==> flow/design.v <==
module pll(
	input clk, 
	input reset,
	input sig_in,
	input [6:0] phase_adj,      
	input [11:0] delay_adj,     
	input [15:0] default_freq,  
	output reg osc_out,
	output reg sig_bad,
	output reg [14-1:0] per_avg);
	reg [15:0] freq, freq_nxt, diff, diff_nxt;
	reg        fb, fb_nxt, fb_buf_dly, sig, sig_dly, sig_buf_dly, osc, osc_dly;
	reg        sig_bad_nxt;
	reg [768 - 1:0] sig_buffer, fb_buffer;
	wire fb_buf = fb_buffer[768 - 1];
	wire sig_buf = sig_buffer[768 - 1];
	reg [23:0] ctr, ctr_nxt, osc_nxt;
	reg [16:0] freq_nxt_x;
	always @(*) begin
		ctr_nxt = ctr + {8'b0, freq};
		osc_nxt = ctr_nxt + {phase_adj, 17'b0};
		freq_nxt_x = {1'b0, freq} + {diff[15], diff};
		if(!reset)
			freq_nxt = default_freq;
		else if(freq_nxt_x[16])
			freq_nxt = diff[0] ? 16'b0 : 16'hFFFF;
		else
			freq_nxt = freq_nxt_x[15:0];
	end
	always @(posedge clk or negedge reset) begin
		if(!reset) begin
			ctr     <= 24'b0;
			osc     <= 1'b0;
			osc_dly <= 1'b0;
		end else begin
			ctr     <= ctr_nxt;
			osc     <= osc_nxt[23];
			osc_dly <= osc;
		end
	end
	always @(posedge clk) begin
		osc_out <= ctr_nxt[23];
		freq <= freq_nxt;
	end
	reg [1:0] err, err_nxt, err_dif;
	reg       pd_up, pd_up_nxt, pd_dn, pd_dn_nxt;
	wire sig_edge = sig_buf && !sig_buf_dly;
	wire fb_edge  = fb_buf && !fb_buf_dly;
	always @(*) begin
		pd_up_nxt = ((pd_up && pd_dn) || sig_bad) ? 1'b0 : pd_up | sig_edge;
		pd_dn_nxt = ((pd_up && pd_dn) || sig_bad) ? 1'b0 : pd_dn | fb_edge;
		err     = {1'b0, pd_up} - {1'b0, pd_dn};
		err_nxt = {1'b0, pd_up_nxt} - {1'b0, pd_dn_nxt};
		err_dif = err_nxt - err;
		diff_nxt = {{9{err_nxt[1]}}, err_nxt, 5'b0} + {err_dif, 14'b0};
	end
	always @(posedge clk or negedge reset) begin
		if(!reset) begin
			diff  <= 16'b0;
			pd_up <= 1'b0;
			pd_dn <= 1'b0;
		end else begin
			diff  <= diff_nxt;
			pd_up <= pd_up_nxt;
			pd_dn <= pd_dn_nxt;
		end
	end
	reg [11:0] dly_ctr, dly_ctr_nxt, dly_ctr_max;
	reg        dly_count, dly_count_nxt;
	always @(*) begin
		dly_count_nxt = dly_count;
		dly_ctr_nxt = dly_ctr;
		fb_nxt = fb;
		if(osc ^ osc_dly) begin
			dly_ctr_nxt = dly_ctr_max;
			dly_count_nxt = 1'b1;
		end else if(!dly_ctr) begin
			dly_count_nxt = 1'b0;
			fb_nxt = osc;
		end else if(dly_count) begin
			dly_ctr_nxt = dly_ctr - 1;
		end
	end
	always @(posedge clk or negedge reset) begin
		if(!reset) begin
			dly_ctr   <= 12'b0;
			dly_count <= 1'b0;
			fb        <= 1'b0;
			sig       <= 1'b0;
		end else begin
			dly_ctr   <= dly_ctr_nxt;
			dly_count <= dly_count_nxt;
			fb        <= fb_nxt;
			sig       <= sig_in;
		end
	end
	always @(posedge clk) begin
		dly_ctr_max <= delay_adj;
		sig_dly     <= sig;
		sig_buf_dly <= sig_buf;
		fb_buf_dly  <= fb_buf;
	end
	reg [14-1:0] per_buffer[4 - 1:0];
	reg [14-1:0] per_ctr, per_ctr_nxt, bad_ctr, bad_ctr_nxt, trn_ctr, trn_ctr_nxt;
	reg [14-1:0] post_bad_ctr, post_bad_ctr_nxt;
	reg     [3:0] flush_ctr, flush_ctr_nxt;
	reg           per_upd, per_upd_nxt, post_bad_cnt, post_bad_cnt_nxt;
	wire [14:0] per_buf_sum00 = {1'b0, per_buffer[0]} + {1'b0, per_buffer[1]};
	wire [14:0] per_buf_sum01 = {1'b0, per_buffer[2]} + {1'b0, per_buffer[3]};
	wire [14:0] per_buf_sum10 = {1'b0, per_buf_sum00[14:1]} + {1'b0, per_buf_sum01[14:1]};
	wire not_flushed = |(flush_ctr);
	wire trn_bad = (trn_ctr < {2'b0, per_avg[14-1:2]}) || (trn_ctr > per_avg);
	always @(*) begin
		if(per_upd)
			per_ctr_nxt = 14'b0;
		else
			per_ctr_nxt = per_ctr + 1;
		per_upd_nxt = fb && !fb_buffer[0];
		if(per_upd_nxt && not_flushed)
			flush_ctr_nxt = flush_ctr - 1;
		else
			flush_ctr_nxt = flush_ctr;
		if(sig ^ sig_dly)
			trn_ctr_nxt = 1'b0;
		else if(trn_ctr == 14'hFFFF)
			trn_ctr_nxt = trn_ctr;
		else
			trn_ctr_nxt = trn_ctr + 1;
		if((sig ^ sig_dly && (trn_ctr < {2'b0, per_avg[14-1:2]})) ||
		   (trn_ctr > per_avg) || not_flushed)
			bad_ctr_nxt = 768;
		else if(bad_ctr == 14'b0)
			bad_ctr_nxt = 14'b0;
		else
			bad_ctr_nxt = bad_ctr - 1;
		post_bad_ctr_nxt = post_bad_ctr;
		post_bad_cnt_nxt = post_bad_cnt;
		if(bad_ctr) begin
			post_bad_ctr_nxt = {2'b0, per_avg[14-1:2]};
		end else if(post_bad_ctr && (post_bad_cnt || fb_edge)) begin
			post_bad_ctr_nxt = post_bad_ctr - 1;
			post_bad_cnt_nxt = 1'b1;
		end else if(!post_bad_ctr) begin
			post_bad_ctr_nxt = 14'b0;
			post_bad_cnt_nxt = 1'b0;
		end
		sig_bad_nxt = (|(bad_ctr)) || (|(post_bad_ctr));
	end
	always @(posedge clk or negedge reset) begin
		if(!reset) begin
			per_ctr      <= 14'b0;
			trn_ctr      <= 14'b0;
			per_avg      <= 14'b0;
			per_upd      <= 1'b1;
			bad_ctr      <= 14'b0;
			sig_bad      <= 1'b0;
			post_bad_ctr <= 14'b0;
			post_bad_cnt <= 1'b0;
			flush_ctr    <= 8;
		end else begin
			per_ctr      <= per_ctr_nxt;
			trn_ctr      <= trn_ctr_nxt;
			per_avg      <= per_buf_sum10[14:1];
			per_upd      <= per_upd_nxt;
			bad_ctr      <= bad_ctr_nxt;
			sig_bad      <= sig_bad_nxt;
			post_bad_ctr <= post_bad_ctr_nxt;
			post_bad_cnt <= post_bad_cnt_nxt;
			flush_ctr    <= flush_ctr_nxt;
		end
	end
	integer i;
	always @(posedge clk) begin
		if(per_upd) begin
			for(i = 0; i < 4 - 1; i = i + 1)
				per_buffer[i + 1] <= per_buffer[i];
			per_buffer[0] <= per_ctr;
		end
		sig_buffer <= {sig_buffer[768-2:0], sig_dly};
		fb_buffer  <= {fb_buffer [768-2:0], fb     };
	end
endmodule
Tool chain data of pll --
Tool output for the design above, in the order of the flow. Lines are those of the file above, counted from 1. Operators: Yosys type, input widths -> output width; for muxes data width and select width s. Not given: n/a
Set-up: design top pll, clock clk, cell library sky130hd, timing corner tt_025C_1v80

Word-level counts --
Counts by Yosys on the flattened word-level netlist (proc, flatten, opt, wreduce). Print and check cells are left out.
Cells by class: $lt $le $gt $ge 2, equality and inequality tests 3, multiplexer cells 20, reductions and logical operators 29, add/sub/neg operators 16, bitwise gates (word level) 6
Operators by type and width (number):
- $mux 14 | 8
- $mux 16 | 3
- $add 14x14->15 | 3
- $mux 12 | 3
- $add 14x1->14 const B | 2
- $sub 14x1->14 const B | 2
- $logic_not 14->1 | 2
- $reduce_or 14->1 | 2
- $add 24x16->24 | 1
- $add 24x24->24 | 1
- $add 16x17->17 | 1
- $add 16x16->16 | 1
- $logic_and 14x1->1 | 1
- $lt 14x12->1 | 1
- $gt 14x14->1 | 1
- $eq 14x14->1 const B | 1
- $reduce_bool 14->1 | 1
- $sub 12x1->12 const B | 1
- $logic_not 12->1 | 1
- $logic_and 1x1->1 | 6
- $reduce_and 2->1 | 3
- $reduce_bool 2->1 | 3
- $mux 1 | 6
- $logic_or 1x1->1 | 5
- $sub 1x1->2 | 2
- $sub 4x1->4 const B | 1
- $reduce_or 4->1 | 1
- $logic_not 1->1 | 3
Other operator kinds: 7; their cells: 10.
Bit counts: cells after elaboration 107, input bits 38, register bits 1760, output and inout port bits 16

Logic depth --
Yosys ltp: most cells in a row. Word level: on the elaborated netlist, between registers, memories and ports. Mapped: between sequential cells and ports; inverters and the memories' decode and read muxes count.
Depth: depth after elaboration 7, ABC_AREA 0, depth in mapped cells 17, mapped depth without buffers 17

Mapped cells and area --
Yosys stat after the flow's synthesis: flattened, memories mapped to cells. It holds for the ABC_AREA given above (unset counts as 0); a run with the other value may have another netlist. Totals and module areas in this step are rounded.
Cells by type:
- sky130_fd_sc_hd__dfxtp_1 | number 1563, area in all 3.13E+04 um^2
- sky130_fd_sc_hd__dfrtp_1 | number 122, area in all 3.05E+03 um^2
- sky130_fd_sc_hd__edfxtp_1 | number 61, area in all 1.83E+03 um^2
- sky130_fd_sc_hd__ha_1 | number 108, area in all 1.35E+03 um^2
- sky130_fd_sc_hd__xnor2_1 | number 70, area in all 613.088 um^2
- sky130_fd_sc_hd__xor2_1 | number 47, area in all 411.645 um^2
- sky130_fd_sc_hd__nor2_1 | number 98, area in all 367.853 um^2
- sky130_fd_sc_hd__a21oi_1 | number 53, area in all 265.254 um^2
- sky130_fd_sc_hd__o21ai_0 | number 46, area in all 230.221 um^2
- sky130_fd_sc_hd__nand2_1 | number 60, area in all 225.216 um^2
- sky130_fd_sc_hd__inv_1 | number 52, area in all 195.187 um^2
- sky130_fd_sc_hd__nand3_1 | number 34, area in all 170.163 um^2
- sky130_fd_sc_hd__nor3_1 | number 32, area in all 160.154 um^2
- sky130_fd_sc_hd__a21o_1 | number 20, area in all 150.144 um^2
- sky130_fd_sc_hd__o21a_1 | number 17, area in all 127.622 um^2
- sky130_fd_sc_hd__a31oi_1 | number 17, area in all 106.352 um^2
- sky130_fd_sc_hd__fa_1 | number 5, area in all 100.096 um^2
- sky130_fd_sc_hd__a211oi_1 | number 12, area in all 90.086 um^2
Other cell types: 53; their cells: 190.
Mapped netlist: area of sequential cells 36230 um^2, cell area after synthesis 42170 um^2, buffer cells 15, flip-flop cells 1748, cells in the netlist 2607

Path before layout --
Path of least setup slack by OpenSTA after synthesis, without wires, with an ideal clock, recovery checks aside; 20% of the period is set as input and as output delay. Where synthesis merged equal registers, the netlist keeps one of their names.
Timing path post-synthesis: kind flip-flop to flip-flop, start register freq[0], end register osc, required time 4455 ps, path delay 3498 ps, clock period 4580 ps, stages 18, library setup time 125 ps, path buffers 0, time at the first pin 0 ps, setup slack 1082 ps, arrival time 3373 ps, synthesis period reached 3498 ps
"path delay" = arrival - input delay + setup time. "stages": output pins that drive a net of the path, with the launching flip-flop's if there is one; two outputs of one cell count as two. "synthesis period reached" = period - worst setup slack (recovery checks aside). The figure is calculated, with input and output delays left at 20% of the set period. The rows between start and end are the longest chain of elaborated cells between them; the timing report does not say that the signal goes this way. Where chains are equally long, one stands for them. Each line given opens the expression or statement behind the cell; cells for indexed reads and writes are added by Yosys, which also makes memories of some case tables.
On the way, post-synthesis: cell sequence sky130_fd_sc_hd__edfxtp_1 sky130_fd_sc_hd__ha_1 sky130_fd_sc_hd__fa_1 sky130_fd_sc_hd__a211oi_1 sky130_fd_sc_hd__o21ai_0 sky130_fd_sc_hd__a31oi_1 sky130_fd_sc_hd__a211oi_1 sky130_fd_sc_hd__o31a_1 sky130_fd_sc_hd__o211ai_1 sky130_fd_sc_hd__xnor2_1 sky130_fd_sc_hd__ha_1 sky130_fd_sc_hd__a21o_1 sky130_fd_sc_hd__a21oi_1 sky130_fd_sc_hd__o21ai_0 sky130_fd_sc_hd__o32ai_1 sky130_fd_sc_hd__a21oi_1 sky130_fd_sc_hd__mux2i_1 sky130_fd_sc_hd__xnor2_1, length of the longest elaborated chain 2, elaborated cells between the ends (all ways) 2, RTL lines with such cells 2, those cells by class add/sub (2)
Ends and longest elaborated chain, post-synthesis:
- start: declaration | line 11 | reg [15:0] freq, freq_nxt, diff, diff_nxt;
- start: assignment | line 43 | freq <= freq_nxt;
- $add 24x16->24 | line 20 | ctr_nxt = ctr + {8'b0, freq};
- $add 24x24->24 | line 21 | osc_nxt = ctr_nxt + {phase_adj, 17'b0};
- end: assignment | line 33 | osc <= 1'b0;
- end: assignment | line 37 | osc <= osc_nxt[23];
- end: declaration | line 12 | reg fb, fb_nxt, fb_buf_dly, sig, sig_dly, sig_buf_dly, osc, osc_dly;
Some nets on the timed path still bear RTL names; the line given drives or declares the net.
Named nets, post-synthesis (line):
- ctr_nxt[18] | 20

Worst path after layout --
From the final timing report of flow run A: the path of least setup slack in the routed layout; clock arrival at registers is part of the times. The report prints the path's times to 10 ps; the period is as set.
Timing path after layout: kind flip-flop to flip-flop, start register freq[0], end register osc, path buffers 1, setup slack -800 ps, time at the first pin 720 ps, clock period 2880 ps, arrival time 4320 ps, library setup time 90 ps, required time 3520 ps, stages 18
The rows between start and end are the longest chain of elaborated cells between them; the timing report does not say that the signal goes this way. Where chains are equally long, one stands for them.
On the way, after layout: cell sequence sky130_fd_sc_hd__edfxtp_1 sky130_fd_sc_hd__ha_2 sky130_fd_sc_hd__fa_2 sky130_fd_sc_hd__a211oi_2 sky130_fd_sc_hd__o21ai_2 sky130_fd_sc_hd__a31oi_2 sky130_fd_sc_hd__buf_4 sky130_fd_sc_hd__a211oi_1 sky130_fd_sc_hd__o31a_1 sky130_fd_sc_hd__o211ai_1 sky130_fd_sc_hd__xnor2_1 sky130_fd_sc_hd__ha_1 sky130_fd_sc_hd__nand2_1 sky130_fd_sc_hd__o21ai_2 sky130_fd_sc_hd__o32ai_1 sky130_fd_sc_hd__a21oi_1 sky130_fd_sc_hd__mux2i_1 sky130_fd_sc_hd__xnor2_1, length of the longest elaborated chain 2, elaborated cells between the ends (all ways) 2, RTL lines with such cells 2, those cells by class add/sub (2)
Ends and longest elaborated chain, after layout:
- start: declaration | line 11 | reg [15:0] freq, freq_nxt, diff, diff_nxt;
- start: assignment | line 43 | freq <= freq_nxt;
- $add 24x16->24 | line 20 | ctr_nxt = ctr + {8'b0, freq};
- $add 24x24->24 | line 21 | osc_nxt = ctr_nxt + {phase_adj, 17'b0};
- end: assignment | line 33 | osc <= 1'b0;
- end: assignment | line 37 | osc <= osc_nxt[23];
- end: declaration | line 12 | reg fb, fb_nxt, fb_buf_dly, sig, sig_dly, sig_buf_dly, osc, osc_dly;
Some nets on the timed path still bear RTL names; the line given drives or declares the net.
Named nets, after layout (line):
- ctr_nxt[22] | 20

Hand-over note for pll

Design pll on sky130hd. What follows are 2 stored runs of the flow, each under its own settings; their order means nothing. The constraints put input and output delay at 20% of the set period each and load the outputs with 0.01 pF.
"clock period achieved": clock period set for the run, less the worst setup slack. It is reckoned from that one timing run; input and output delays stay at 20% of the period that was set.
"worst path time": the worst setup path's part of the clock period (all of it between registers, 20% less for each end at a port) less its slack. A launch clock that arrives late makes it longer, a capture clock that arrives late makes it shorter.
"power consumption" rests on the timing tool's default activity at the inputs, not on a simulated workload.
"worst path time" is given in steps of 10 ps.
Results are given in rounded form.

* Flow run A | settings: period_ns 2.88; CORE_UTILIZATION 39; PLACE_DENSITY 0.85; CORE_ASPECT_RATIO 0.62; CELL_PAD_IN_SITES_DETAIL_PLACEMENT 0; ABC_AREA 0; GPL_TIMING_DRIVEN 1; GPL_ROUTABILITY_DRIVEN 1; CAP_MARGIN 30; CORE_MARGIN 2; SLEW_MARGIN 20 | results: synthesis area 42170 um^2; die outline area 110800 um^2; area of the standard cells in the finished layout 50570 um^2; utilization 47.4%; worst setup slack after layout -804 ps; summed negative setup slack -3370 ps; power consumption 47.94 mW; clock period achieved 3684 ps; worst path time 3680 ps; type of the worst setup path flip-flop to flip-flop
* Flow run B | settings: period_ns 4.95; CORE_UTILIZATION 44; SETUP_SLACK_MARGIN 1.15; PLACE_DENSITY_LB_ADDON 0.14; CORE_MARGIN 9; CELL_PAD_IN_SITES_DETAIL_PLACEMENT 2; ABC_AREA 0; GPL_TIMING_DRIVEN 1; CTS_CLUSTER_DIAMETER 345; SLEW_MARGIN 5; MIN_ROUTING_LAYER met2; MAX_ROUTING_LAYER met4; CAP_MARGIN 20 | results: synthesis area 42170 um^2; die outline area 107300 um^2; area of the standard cells in the finished layout 50180 um^2; utilization 52.8%; worst setup slack after layout 854 ps; summed negative setup slack 0 ps; power consumption 30.05 mW; clock period achieved 4096 ps; worst path time 4100 ps; type of the worst setup path flip-flop to flip-flop

End of note.
