==> flow/design.v <==
`timescale 1ns / 1ps
module fbgen(
	input       clk,
	input       fb_in,
	input [9:0] dly,
	output reg  fb_out
);
	reg [1023:0] dlyreg;
	always @(posedge clk) begin
		dlyreg <= {dlyreg[1022:0], fb_in};
		fb_out <= dlyreg[dly];
	end
endmodule
module top(
	input        xtal_clk,
	input  [7:0] switch,
	input  [3:0] button,
	output [7:0] leds,
	input  [3:0] pmod00,
	output [3:0] pmod01
);
	reg [6:0]  phase_adj;
	reg [11:0] delay_adj;
	reg [15:0] reset_ctr;
	reg        reset, sig_in_sync;
	wire [13:0] per_avg;
	wire        clk, sig_bad, osc_out, locked;
	wire local_fb, local_fb_noise;
	wire fb = local_fb_noise;
	assign pmod01[0] = osc_out;
	assign pmod01[1] = !osc_out;
	assign pmod01[2] = fb;
	assign pmod01[3] = sig_bad;
	assign leds = per_avg[9:2];
	core_dcm core_dcm_inst(.CLKIN_IN(xtal_clk), .RST_IN(0), .CLK2X_OUT(clk),.LOCKED_OUT(locked));
	pll pll_inst(.clk(clk), .reset(reset), .sig_in(fb),
	             .phase_adj(phase_adj), .delay_adj(delay_adj), .default_freq(16'd28000),
	             .osc_out(osc_out), .sig_bad(sig_bad), .per_avg(per_avg));
	always @(posedge clk) begin
		if(button[3] || !locked)
			reset_ctr <= 16'hFFFF;
		else if(reset_ctr)
			reset_ctr <= reset_ctr - 1;
		else
			reset_ctr <= 16'b0;
		reset <= !reset_ctr;
		phase_adj <= {switch[1:0], 5'b0};
		delay_adj <= {5'b0, switch[7:2], 1'b1};
		sig_in_sync <= pmod00[0];
	end
	reg [9:0]  fb_dly, fb_dly_nxt;
	reg [21:0] slow_ctr;
	reg        fb_dly_up, fb_dly_up_nxt;
	fbgen fbgen_inst(.clk(clk), .fb_in(osc_out), .fb_out(local_fb), .dly(fb_dly));
	always @(*) begin
		if(fb_dly == 10'd180)
			fb_dly_up_nxt = 1'b0;
		else if(fb_dly == 10'd130)
			fb_dly_up_nxt = 1'b1;
		else
			fb_dly_up_nxt = fb_dly_up;
		if(!slow_ctr && !button[1]) begin
			if(fb_dly_up)
				fb_dly_nxt = fb_dly + 1;
			else
				fb_dly_nxt = fb_dly - 1;
		end else begin
			fb_dly_nxt = fb_dly;
		end
	end
	always @(posedge clk or negedge reset) begin
		if(!reset) begin
			fb_dly <= 10'd130;
			fb_dly_up <= 1'b1;
			slow_ctr <= 12'b0;
		end else begin
			fb_dly <= fb_dly_nxt;
			fb_dly_up <= fb_dly_up_nxt;
			slow_ctr <= slow_ctr + 1;
		end
	end
	wire force_bad = (slow_ctr[20:6] == 15'h5191) && button[2];
	assign local_fb_noise = button[0] ? (force_bad ? slow_ctr[3] : local_fb) : 1'b0;
endmodule
Step by step through the tools: fbgen. What the tools print for fbgen, step after step. Line numbers count from 1 in the design file above. Operators: Yosys type, input widths -> output width; for muxes data width and select width s. Cell names lack the library's common part. The mark -- stands for no value.

Top: fbgen. Clock: clk. Standard-cell library: sky130hd. Library corner: tt_025C_1v80.

Word level. Yosys after proc, flatten, opt, wreduce and memory -nomap, before mapping. Enables and synchronous resets that opt folds into registers are not counted as muxes. Memory bits, and registers merged into a memory's read port (data or address), are not among the register bits. Print and check cells are not counted. Equal cells are merged and count once.

The figure for bits in registers is 1025. The entry for input bits reads 12. Output and inout bits: 1. For word-level cells the number is 3.

Under shift-type cells stands 1.

Operator list (count): $shiftx 1024x10->1 (1).

Longest topological paths. Yosys ltp: most cells in a row. Word level: on the elaborated netlist, between registers, memories and ports. Mapped: between sequential cells and ports; inverters and the memories' decode and read muxes count.

The figure for depth in word-level cells is 1. ABC_AREA: 0. For depth in mapped cells the number is 14. The entry for depth with buffers taken out reads 8.

Mapped cells and area. Yosys stat after the flow's synthesis: flattened, memories mapped to cells. It holds for the ABC_AREA given above (unset counts as 0); a run with the other value may have another netlist. The area totals of this step are shown rounded.

Cells by type: dfxtp_1 (count 1025, total area 2.05E+04 sq um); mux4_2 (count 202, total area 4.55E+03 sq um); mux2i_1 (count 113, total area 1.13E+03 sq um); mux4_1 (count 14, total area 367.853 sq um); o221ai_1 (count 38, total area 332.819 sq um); a21oi_1 (count 38, total area 190.182 sq um); buf_6 (count 16, total area 180.173 sq um); buf_4 (count 21, total area 157.651 sq um); o22ai_1 (count 24, total area 150.144 sq um); clkbuf_1 (count 38, total area 142.637 sq um); nand2_1 (count 36, total area 135.13 sq um); a22oi_1 (count 16, total area 120.115 sq um); o21ai_0 (count 23, total area 115.11 sq um); a221oi_1 (count 12, total area 105.101 sq um); nor3_1 (count 18, total area 90.086 sq um); a22o_1 (count 9, total area 78.826 sq um); nor2_1 (count 20, total area 75.072 sq um); buf_2 (count 14, total area 70.067 sq um).

Not listed: further types 32, cells in them 89.

Mapped cells: 1766. Under cell area after synthesis stands 29150 sq um. For sequential area the number is 20520 sq um. Under flip-flops stands 1025. Under buffer cells stands 95.

Timing after synthesis. Source: OpenSTA report_checks on the synthesized netlist (no wires, ideal clock, input and output delay 20% of the period each), path of least setup slack; recovery checks are left aside. Register names are those of the netlist, which keeps one name where synthesis merged equal registers.

Path kind: in2reg. From: input port dly[0]. To: register fb_out. Under period stands 3.5 ns. External input delay: 0.700 ns. Setup time: 0.137 ns. The figure for time at the first pin is 0.700 ns. Data arrival time: 2.760 ns. For required time the number is 3.363 ns. Under slack stands 0.603 ns. Under delay of the path stands 2.197 ns. The figure for stages on the path is 10. Path buffers: 4. Period reached after synthesis: 2.897 ns.

"delay of the path" = arrival - input delay + setup time. "stages on the path": output pins that drive a net of the path, with the launching flip-flop's if there is one; two outputs of one cell count as two. "period reached after synthesis" is the clock period less the worst setup slack; recovery checks do not enter. This is arithmetic on one report: input and output delays are still those of the set period (20% each). Between the ends stands the longest chain of elaborated cells between them, by number of cells; it is not shown to be the way that was timed. Of several equally long chains one is given. A line is the first line of the expression or statement that the cell stems from. Yosys adds cells for indexed reads and writes and turns some case tables into memories.

Cells stage by stage: buf_6 buf_12 buf_8 buf_6 mux4_1 mux4_2 a211oi_1 o21ai_0 a31oi_1 o2111ai_1. Under length of the longest elaborated chain stands 1. Under elaborated cells on any way between the ends stands 1. For RTL lines with such cells the number is 1. Classes of those cells: shift: 1.

RTL lines, path after synthesis: from (decl) (RTL line 5) `input [9:0] dly,`; $shiftx 1024x10->1 (RTL line 11) `fb_out <= dlyreg[dly];`; to (assign) (RTL line 11); to (decl) (RTL line 6) `output reg fb_out`.

Path in the finished layout. Path of least setup slack in the final report of flow run B (OpenROAD, finished layout, wires in). Where an end is a register, its clock arrival counts in the times.

Path kind: in2reg. From: input port dly[0]. To: register fb_out. Under period stands 2.79 ns. External input delay: 0.56 ns. Setup time: 0.08 ns. The figure for time at the first pin is 0.56 ns. Data arrival time: 3.31 ns. For required time the number is 3.37 ns. Under slack stands 0.06 ns. The figure for stages on the path is 12. Path buffers: 4.

Between the ends stands the longest chain of elaborated cells between them, by number of cells; it is not shown to be the way that was timed. Of several equally long chains one is given.

Cells stage by stage: buf_8 buf_12 buf_12 buf_16 mux2i_1 o221ai_1 o22ai_1 o21ai_1 nand4_1 nor3_4 nor2_1 o2111ai_1. Under length of the longest elaborated chain stands 1. Under elaborated cells on any way between the ends stands 1. For RTL lines with such cells the number is 1. Classes of those cells: shift: 1.

RTL lines, path after layout: from (decl) (RTL line 5) `input [9:0] dly,`; $shiftx 1024x10->1 (RTL line 11) `fb_out <= dlyreg[dly];`; to (assign) (RTL line 11); to (decl) (RTL line 6) `output reg fb_out`.

Memo
Re: implementation data of fbgen

Below are 2 stored runs of the flow (Yosys, OpenROAD; platform sky130hd) on fbgen, each with its settings and what was measured, unordered. Constraints: input delay and output delay 20% of the set period each, output load 0.01 pF. By "clock period reached" is meant the clock period of the run minus its worst setup slack. This is arithmetic on one report: input and output delays are still those of the set period (20% each). "overall power" rests on the timing tool's default activity at the inputs, not on a simulated workload. The measured numbers are rounded.

Files of flow run A:
==> flow/run.sh <==
#!/bin/bash
# the make line also repeats the synthesis and layout settings of config.mk as NAME=value (left out here)
make -C /OpenROAD-flow-scripts/flow DESIGN_CONFIG=/design/flow/config.mk WORK_HOME=/design/flow/orfs CLKGATE_MAP_FILE= finish
==> flow/config.mk <==
export PLATFORM = sky130hd
export DESIGN_NAME = fbgen
export DESIGN_NICKNAME = fbgen
export VERILOG_FILES = /design/flow/design.v
export SDC_FILE = /design/flow/constraint.sdc
export NUM_CORES = 4
export LEC_CHECK = 0
export ABC_AREA = 0
export CAP_MARGIN = 20
export CELL_PAD_IN_SITES_DETAIL_PLACEMENT = 2
export CELL_PAD_IN_SITES_GLOBAL_PLACEMENT = 2
export CORE_MARGIN = 10
export CORE_UTILIZATION = 70
export CTS_CLUSTER_SIZE = 99
export GPL_ROUTABILITY_DRIVEN = 1
export PLACE_DENSITY_LB_ADDON = 0.1
export SETUP_SLACK_MARGIN = 0.17
export SLEW_MARGIN = 20
export TNS_END_PERCENT = 65
==> flow/constraint.sdc <==
create_clock -name core_clock -period 3.19 [get_ports {clk}]
set_input_delay 0.6380 -clock core_clock [delete_from_list [all_inputs] [get_ports {clk}]]
set_output_delay 0.6380 -clock core_clock [all_outputs]
set_load 0.01 [all_outputs]

Outcome of flow run A: unfinished; error FLW-0024 in placement.

Files of flow run B:
==> flow/run.sh <==
#!/bin/bash
# the make line also repeats the synthesis and layout settings of config.mk as NAME=value (left out here)
make -C /OpenROAD-flow-scripts/flow DESIGN_CONFIG=/design/flow/config.mk WORK_HOME=/design/flow/orfs CLKGATE_MAP_FILE= finish
==> flow/config.mk <==
export PLATFORM = sky130hd
export DESIGN_NAME = fbgen
export DESIGN_NICKNAME = fbgen
export VERILOG_FILES = /design/flow/design.v
export SDC_FILE = /design/flow/constraint.sdc
export NUM_CORES = 4
export LEC_CHECK = 0
export ABC_AREA = 0
export CAP_MARGIN = 20
export CELL_PAD_IN_SITES_DETAIL_PLACEMENT = 0
export CELL_PAD_IN_SITES_GLOBAL_PLACEMENT = 2
export CORE_MARGIN = 2
export CORE_UTILIZATION = 22
export GPL_ROUTABILITY_DRIVEN = 0
export PLACE_DENSITY_LB_ADDON = 0.26
export SLEW_MARGIN = 20
==> flow/constraint.sdc <==
create_clock -name core_clock -period 2.79 [get_ports {clk}]
set_input_delay 0.5580 -clock core_clock [delete_from_list [all_inputs] [get_ports {clk}]]
set_output_delay 0.5580 -clock core_clock [all_outputs]
set_load 0.01 [all_outputs]

Results of flow run B. The post-synthesis cell area stands at 29150 sq um. For the area of the die the run shows 135400 sq um. The standard-cell area after layout is 36590 sq um. The smallest setup slack is 0.060 ns. The summed negative setup slack reads 0.000 ns. The worst hold slack is 0.332 ns. The overall power reads 30.73 mW. The clock period reached is 2.730 ns.
